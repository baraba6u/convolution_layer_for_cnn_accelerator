==> flow/design.v <==
module conv_apb 
  (
    input wire PCLK,            
    input wire PRESETB,         
    input wire [31:0] PADDR,    
    input wire PSEL,            
    input wire PENABLE,         
    input wire PWRITE,          
    input wire [31:0] PWDATA,   
    output wire [31:0] PRDATA,
    input wire [31:0] clk_counter,
    input wire conv_done,
    output reg conv_start,
    output reg [2:0]  COMMAND,
    output reg [8:0]  InCh,
    output reg [8:0]  OutCh,
    output reg [5:0]  FLength,
    input wire  F_writedone,
    output reg  F_writedone_respond,
    input wire  B_writedone,
    output reg  B_writedone_respond,
    input wire  rdy_to_transmit,
    output reg  rdy_to_transmit_respond,
    input wire  transmit_done,
    output reg  transmit_done_respond 
  );
  wire state_enable;
  wire state_enable_pre;
  reg [31:0] prdata_reg;
  assign state_enable = PSEL & PENABLE;
  assign state_enable_pre = PSEL & ~PENABLE;
  always @(posedge PCLK, negedge PRESETB) begin
    if (PRESETB == 1'b0) begin
      prdata_reg <= 32'h00000000;
    end
    else begin
      if (~PWRITE & state_enable_pre) begin
        case ({PADDR[31:2], 2'h0})
          32'h00000020: begin
            prdata_reg<=F_writedone;          
          end
          32'h00000024: begin
            prdata_reg<=B_writedone;
          end
          32'h00000028: begin
            prdata_reg<=rdy_to_transmit;
          end
          32'h0000002C: begin
            prdata_reg<=transmit_done;
          end
          32'h0000030: begin
            prdata_reg<=clk_counter;   
          end
        endcase
      end
      else begin
        prdata_reg <= 32'h0;
      end
    end
  end
  assign PRDATA = (~PWRITE & state_enable) ? prdata_reg : 32'h00000000;
  always @(posedge PCLK, negedge PRESETB) begin
    if (PRESETB == 1'b0) begin
      conv_start <= 1'b0;
      COMMAND<=0;
    end
    else begin
      if (PWRITE & state_enable) begin
        case ({PADDR[31:2], 2'h0})
          32'h00000000 : begin  
            case (PWDATA)
              32'h1: begin
                conv_start<=1;
                COMMAND <= 1;   
              end
              32'h2: begin
                COMMAND <=2;    
              end
              32'h3: begin
                COMMAND <=3;    
              end
              32'h4: begin 
                COMMAND <=4;    
              end
              32'h0: begin      
                conv_start<=0;
                COMMAND<=0;
                InCh<=0;
                OutCh<=0;
                FLength<=0;
                F_writedone_respond<=0;
                B_writedone_respond<=0;
                rdy_to_transmit_respond<=0;
                transmit_done_respond<=0;
              end
            endcase
            conv_start <= PWDATA[0];
          end
          32'h00000004 : begin
            InCh <= PWDATA;
          end
          32'h00000008 : begin
            OutCh <= PWDATA;
          end
          32'h0000000c : begin
            FLength <= PWDATA;
          end
          32'h00000010 : begin
            F_writedone_respond <= PWDATA;
          end
          32'h00000014 : begin
            B_writedone_respond <= PWDATA;
          end
          32'h00000018 : begin
            rdy_to_transmit_respond <= PWDATA;
          end
          32'h0000001C : begin
            transmit_done_respond  <= PWDATA;
          end
        endcase
      end
    end
  end
endmodule
From RTL to reports: conv_apb
The steps from the RTL of conv_apb to its reports follow in flow order.
Line numbers count from 1 in the design file above.
Library cell names are shortened.
{ "setup": {"top": "conv_apb", "clock_port": "PCLK", "cell_library": "sky130hd", "corner": "tt_025C_1v80"} }

Elaborated design
Source: Yosys, flattened and elaborated, memories not mapped. Widths are those after wreduce. Registers that Yosys merges into a memory's read port (data or address) are not register bits. Print and check cells do not count. Equal cells are merged and count once.
{ "bits": {"wordCells": 68, "ff_bits": 64, "out_inout_bits": 64} }
{ "op_classes": {"n_mux": 14, "equal": 18, "reduce_and_logical": 19, "logic": 7} }
{ "ops": {"columns": ["cell", "n"], "rows": [
  ["32-bit parallel mux with 5-bit select", 1],
  ["30-bit by 4-bit == test with 1-bit output with constant B", 5],
  ["30-bit by 3-bit == test with 1-bit output with constant B", 4],
  ["32-bit by 2-bit == test with 1-bit output with constant B", 2],
  ["32-bit two-way mux", 2],
  ["30-bit by 2-bit == test with 1-bit output with constant B", 2],
  ["9-bit parallel mux with 2-bit select", 2],
  ["32-bit by 1-bit == test with 1-bit output with constant B", 1],
  ["32-bit by 3-bit == test with 1-bit output with constant B", 1],
  ["32-bit zero test", 1],
  ["30-bit by 1-bit == test with 1-bit output with constant B", 1],
  ["30-bit zero test", 1],
  ["4-bit AND reduction", 7],
  ["3-bit parallel mux with 5-bit select", 1],
  ["2-bit nonzero test", 7],
  ["6-bit parallel mux with 2-bit select", 1],
  ["9-bit two-way mux", 1],
  ["1-bit parallel mux with 2-bit select", 4],
  ["6-bit by 1-bit != test with 1-bit output with constant B", 1],
  ["6-bit two-way mux", 1],
  ["1-bit bitwise AND", 5],
  ["5-bit nonzero test", 1],
  ["3-bit AND reduction", 1],
  ["1-bit NOT", 2],
  ["2-bit != test with constant B", 1],
  ["2-bit AND reduction", 1],
  ["1-bit two-way mux", 1]
]} }

Depth
Depth = most cells in a row (Yosys ltp): at word level without a register or memory, in the mapped netlist without a sequential cell, where the memories' decode and read muxes count.
{ "depth": {"word_depth": 4, "ABC_AREA": 0, "ltp_mapped": 6, "mapped_depth_nobuf": 5} }

After synthesis
Yosys stat after the flow's synthesis: flattened, memories mapped to cells. It holds for the ABC_AREA given above (unset counts as 0); a run with the other value may have another netlist.
{ "by_type": {"columns": ["cell_type", "n", "area_total_um2"], "rows": [
  ["dfrtp_1", 36, 900.864],
  ["edfxtp_1", 28, 840.806],
  ["and2_1", 53, 331.568],
  ["a22o_2", 29, 290.278],
  ["nor4_1", 14, 87.584],
  ["and3b_1", 7, 61.309],
  ["and3_1", 8, 50.048],
  ["clkbuf_1", 13, 48.797],
  ["nand2_1", 10, 37.536],
  ["nor2_1", 10, 37.536],
  ["buf_6", 3, 33.782],
  ["mux2_2", 2, 22.522],
  ["nor4_4", 1, 21.27],
  ["a21oi_1", 4, 20.019],
  ["nor3_1", 4, 20.019],
  ["a31oi_1", 3, 18.768],
  ["a22o_1", 2, 17.517],
  ["a2bb2oi_1", 2, 17.517]
]} }
Other cell types: 20; their cells: 28.
{ "mapped": {"sequential_area_um2": 1741.7, "n_buf": 17, "yosys_area_um2": 3054.2, "ffs": 64, "cells": 257} }

Worst setup path after synthesis
Path of least setup slack by OpenSTA after synthesis, without wires, with an ideal clock, recovery checks aside; 20% of the period is set as input and as output delay. Where synthesis merged equal registers, the netlist keeps one of their names.
{ "synth_timing": {"kind": "input port to flip-flop", "startpoint": "in PADDR[23]", "endpoint": "reg InCh[0]", "input_delay_ps": 740, "delay_ps": 2305, "period_ps": 3700, "required_time_ps": 3311, "setup_time_ps": 389, "arrival_ps": 2656, "path_slack_ps": 655, "driving_pins": 4, "synth_period_reached_ps": 3045} }
"delay_ps" is the arrival time less input delay plus setup time.
"driving_pins": output pins that drive a net of the path, with the launching flip-flop's if there is one; two outputs of one cell count as two.
"synth_period_reached_ps" is the clock period less the worst setup slack; recovery checks do not enter. This is arithmetic on one report: input and output delays are still those of the set period (20% each).
Between the ends stands the longest chain of elaborated cells between them, by number of cells; it is not shown to be the way that was timed. Of several equally long chains one is given.
Each line given opens the expression or statement behind the cell; cells for indexed reads and writes are added by Yosys, which also makes memories of some case tables.
Only ways into the end's enable, where the timed path ends, are counted here.
{ "synth_between": {"path_cell_list": "or4_4 or3_1 nor4_1 nor3b_1", "elab_chain_len": 3} }
{ "synth_rtl": {"columns": ["item", "line_no", "rtl"], "rows": [
  ["start: declaration", 5, "input wire [31:0] PADDR,"],
  ["30-bit by 1-bit == test with 1-bit output", 69, "case ({PADDR[31:2], 2'h0})"],
  ["2-bit nonzero test", null, null],
  ["4-bit AND reduction", null, null],
  ["end: assignment", 88, "InCh<=0;"],
  ["end: assignment", 100, "InCh <= PWDATA;"],
  ["end: declaration", 15, "output reg [8:0]  InCh,"]
]} }

Timing after layout
Path of least setup slack in the final report of flow run A (OpenROAD, finished layout, wires in). Where an end is a register, its clock arrival counts in the times.
The path's times are printed in steps of 10 ps; the period is the one set.
{ "layout_timing": {"kind": "input port to flip-flop", "startpoint": "in PADDR[25]", "endpoint": "reg OutCh[3]", "input_delay_ps": 390, "period_ps": 1930, "driving_pins": 6, "required_time_ps": 2000, "path_slack_ps": -60, "setup_time_ps": 270, "arrival_ps": 2060} }
Between the ends stands the longest chain of elaborated cells between them, by number of cells; it is not shown to be the way that was timed. Of several equally long chains one is given.
Only ways into the end's enable, where the timed path ends, are counted here.
{ "layout_between": {"path_cell_list": "buf_6 or4_4 or3_4 nor4_4 nor3b_4 buf_6", "elab_chain_len": 3} }
{ "layout_rtl": {"columns": ["item", "line_no", "rtl"], "rows": [
  ["start: declaration", 5, "input wire [31:0] PADDR,"],
  ["30-bit by 2-bit == test with 1-bit output", 69, "case ({PADDR[31:2], 2'h0})"],
  ["2-bit nonzero test", null, null],
  ["4-bit AND reduction", null, null],
  ["end: assignment", 89, "OutCh<=0;"],
  ["end: assignment", 103, "OutCh <= PWDATA;"],
  ["end: declaration", 16, "output reg [8:0]  OutCh,"]
]} }

Hand-over note for conv_apb

Top module conv_apb; platform sky130hd; tools Yosys and OpenROAD; 2 stored runs in no particular order. Input and output delays are each 20% of the period that was set; the output load is 0.01 pF.
"worst_path_ps": the worst setup path's part of the clock period (all of it between registers, 20% less for each end at a port) less its slack. A launch clock that arrives late makes it longer, a capture clock that arrives late makes it shorter.
"fin_power_w" is the tool's figure for a default switching activity; nothing was simulated.
"worst_path_ps" is given in steps of 10 ps.
[
  {
    "run": "flow run A",
    "settings": { "period_ns": 1.93, "CAP_MARGIN": 20, "CORE_MARGIN": 2, "CORE_UTILIZATION": 40, "SLEW_MARGIN": 20 },
    "results": { "yosys_chip_area_um2": 3054.2, "design.die.area_um2": 8350.3, "utilization_frac": 0.798, "final_setup_ws_ps": -56, "setup_tns_ps": -1052, "fin_power_w": 0.003104, "worst_path_ps": 1600, "critical_path_kind": "input port to flip-flop" }
  },
  {
    "run": "flow run B",
    "settings": { "period_ns": 4.52, "CORE_UTILIZATION": 71, "PLACE_DENSITY_LB_ADDON": 0.28, "CORE_ASPECT_RATIO": 0.63, "CELL_PAD_IN_SITES_DETAIL_PLACEMENT": 0, "GPL_ROUTABILITY_DRIVEN": 1, "CAP_MARGIN": 20, "CORE_MARGIN": 2, "SLEW_MARGIN": 20 },
    "outcome": "unfinished; error FLW-0024 in placement"
  }
]

End of note.
